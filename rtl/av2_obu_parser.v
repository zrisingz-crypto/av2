==> flow/design.v <==
`timescale 1ns / 1ps
module av2_obu_parser #(
    parameter DATA_WIDTH = 128
)(
    input  wire                    clk,
    input  wire                    rst_n,
    input  wire [DATA_WIDTH-1:0]   s_axis_tdata,
    input  wire                    s_axis_tvalid,
    output wire                    s_axis_tready,
    input  wire                    s_axis_tlast,
    output wire [3:0]              obu_type,
    output wire [31:0]             obu_size,
    output wire                    obu_valid,
    input  wire                    obu_ready
);
reg [3:0] obu_type_r;
reg [31:0] obu_size_r;
reg obu_valid_r;
reg s_axis_tready_r;
reg obu_parsed;   
always @(posedge clk or negedge rst_n) begin
    if (!rst_n) begin
        obu_type_r <= 4'd0;
        obu_size_r <= 32'd0;
        obu_valid_r <= 1'b0;
        s_axis_tready_r <= 1'b1;
        obu_parsed <= 1'b0;
    end else begin
        if (s_axis_tvalid && s_axis_tready_r && !obu_parsed) begin
            obu_type_r <= s_axis_tdata[7:4];
            obu_size_r <= s_axis_tdata[127:96];  
            obu_valid_r <= 1'b1;
            obu_parsed <= 1'b1;
            s_axis_tready_r <= 1'b0;  
        end else if (obu_valid_r && obu_ready) begin
            obu_valid_r <= 1'b0;
            obu_parsed <= 1'b0;
            s_axis_tready_r <= 1'b1;  
        end
    end
end
assign obu_type = obu_type_r;
assign obu_size = obu_size_r;
assign obu_valid = obu_valid_r;
assign s_axis_tready = s_axis_tready_r;
endmodule
**Tool chain data of av2_obu_parser**

The steps from the RTL of av2_obu_parser to its reports follow in flow order.
Lines are those of the file above, counted from 1.
Operators: Yosys type, input widths -> output width; for muxes data width and select width s.
A cell with - has no value.

- Top module: av2_obu_parser
- Clock input: clk
- Standard-cell library: sky130hd
- Library corner: tt_025C_1v80

**Word-level counts**

Yosys after proc, flatten, opt, wreduce and memory -nomap, before mapping. Memory bits, and registers merged into a memory's read port (data or address), are not among the register bits. Print and check cells are not counted. Equal cells are merged and count once.

- Flip-flop bits (word level): 38
- Bits in latches: 0
- Bits in writable memories: 0
- Bits in read-only memories: 0
- Word width x clocked read ports: 0
- Memory cells: 0
- Input port bits: 133
- Output and inout bits: 38
- Elaborated cells: 13

- Add/sub/neg operators: 0
- Multiply operators: 0
- Divide/modulo/power cells: 0
- Magnitude comparators: 0
- Eq/ne operators: 0
- Shift operators: 0
- Muxes and demuxes: 4
- Bitwise logic cells: 0
- Reduce/logical cells: 5

Operators by type and width:

| cell | number |
|---|---|
| $mux 1 | 4 |
| $logic_and 1x1->1 | 3 |
| $reduce_bool 2->1 | 1 |
| $logic_not 1->1 | 1 |

**Logic depth**

Longest topological path by Yosys (ltp), each cell counted once; first at word level (registers and memories cut), then after technology mapping (sequential cells cut; the memories' decode and read muxes count).

- Depth in word-level cells: 3
- ABC_AREA: 0
- Gate-level depth with buffers: 4
- Depth with buffers taken out: 2

**After synthesis**

Source: synth_stat.txt of the flow (Yosys; design flattened, memories mapped). It holds for the ABC_AREA given above (unset counts as 0); a run with the other value may have another netlist.

- Mapped cells: 83
- Synthesis area: 1,576.5 um^2
- Sequential area: 952.2 um^2
- Flip-flops: 38
- Buffer cells: 4

Cell types:

| cell type | number | total area (um^2) |
|---|---|---|
| sky130_fd_sc_hd__dfrtp_1 | 37 | 925.888 |
| sky130_fd_sc_hd__mux2_4 | 29 | 435.418 |
| sky130_fd_sc_hd__mux2_2 | 7 | 78.826 |
| sky130_fd_sc_hd__buf_12 | 3 | 60.058 |
| sky130_fd_sc_hd__dfstp_2 | 1 | 26.275 |
| sky130_fd_sc_hd__nand3b_4 | 1 | 20.019 |
| sky130_fd_sc_hd__buf_6 | 1 | 11.261 |
| sky130_fd_sc_hd__a21oi_1 | 2 | 10.01 |
| sky130_fd_sc_hd__o21ai_0 | 1 | 5.005 |
| sky130_fd_sc_hd__inv_1 | 1 | 3.754 |

**Path before layout**

Source: OpenSTA report_checks on the synthesized netlist (no wires, ideal clock, input and output delay 20% of the period each), path of least setup slack; recovery checks are left aside. Register names are those of the netlist, which keeps one name where synthesis merged equal registers.

- Kind: flip-flop to flip-flop
- Start: register s_axis_tready_r
- End: register obu_size_r[0]
- Period: 1.68 ns
- Setup time: 0.125 ns
- Launch time at the first pin: 0.000 ns
- Arrival: 1.220 ns
- Required time: 1.555 ns
- Slack: 0.334 ns
- Delay of the path: 1.345 ns
- Stages: 5
- Buffers on the path: 2
- Period reached after synthesis: 1.346 ns

"delay of the path" = arrival - input delay + setup time.
"stages": output pins that drive a net of the path, with the launching flip-flop's if there is one; two outputs of one cell count as two.
"period reached after synthesis" = period - worst setup slack (recovery checks aside). The figure is calculated, with input and output delays left at 20% of the set period.
Between the ends stands the longest chain of elaborated cells between them, by number of cells; it is not shown to be the way that was timed. Of several equally long chains one is given.
A line is the first line of the expression or statement that the cell stems from. Yosys adds cells for indexed reads and writes and turns some case tables into memories.
At most two assigning lines are given for a register; there are more.

- Path through: sky130_fd_sc_hd__dfstp_2 sky130_fd_sc_hd__nand3b_4 sky130_fd_sc_hd__buf_6 sky130_fd_sc_hd__buf_12 sky130_fd_sc_hd__mux2_4
- Cells in the longest elaborated chain: 2
- Elaborated cells between the ends (all ways): 2
- RTL lines with such cells: 1
- Classes of those cells: reduce/logical: 2

RTL lines, path after synthesis:

| element | RTL line | text |
|---|---|---|
| start, declared | 19 | `reg s_axis_tready_r;` |
| start, assigned | 26 | `s_axis_tready_r <= 1'b1;` |
| start, assigned | 34 | `s_axis_tready_r <= 1'b0;` |
| $logic_and 1x1->1 x2 | 29 | `if (s_axis_tvalid && s_axis_tready_r && !obu_parsed) begin` |
| end, assigned | 24 | `obu_size_r <= 32'd0;` |
| end, assigned | 31 | `obu_size_r <= s_axis_tdata[127:96];` |
| end, declared | 17 | `reg [31:0] obu_size_r;` |

2 stored runs of av2_obu_parser in the flow (synthesis by Yosys, layout by OpenROAD, sky130hd cells), in arbitrary order. Constraints: input delay and output delay 20% of the set period each, output load 0.01 pF.

### Run 1

Settings: `period_ns=2.77`, `CORE_UTILIZATION=59`, `SETUP_SLACK_MARGIN=-0.2`, `PLACE_DENSITY_LB_ADDON=0.02`, `CORE_ASPECT_RATIO=0.79`, `CORE_MARGIN=5`, `GPL_TIMING_DRIVEN=0`, `GPL_ROUTABILITY_DRIVEN=0`, `MAX_ROUTING_LAYER=met4`, `CAP_MARGIN=20`, `SLEW_MARGIN=20`

No results, placement failed with FLW-0024.

### Run 2

Settings: `period_ns=2.23`, `CORE_UTILIZATION=48`, `SETUP_SLACK_MARGIN=0.59`, `PLACE_DENSITY=0.38`, `CORE_MARGIN=8`, `CELL_PAD_IN_SITES_DETAIL_PLACEMENT=2`, `ABC_AREA=1`, `CAP_MARGIN=5`, `SLEW_MARGIN=20`

No results, placement failed with DPL-0033.
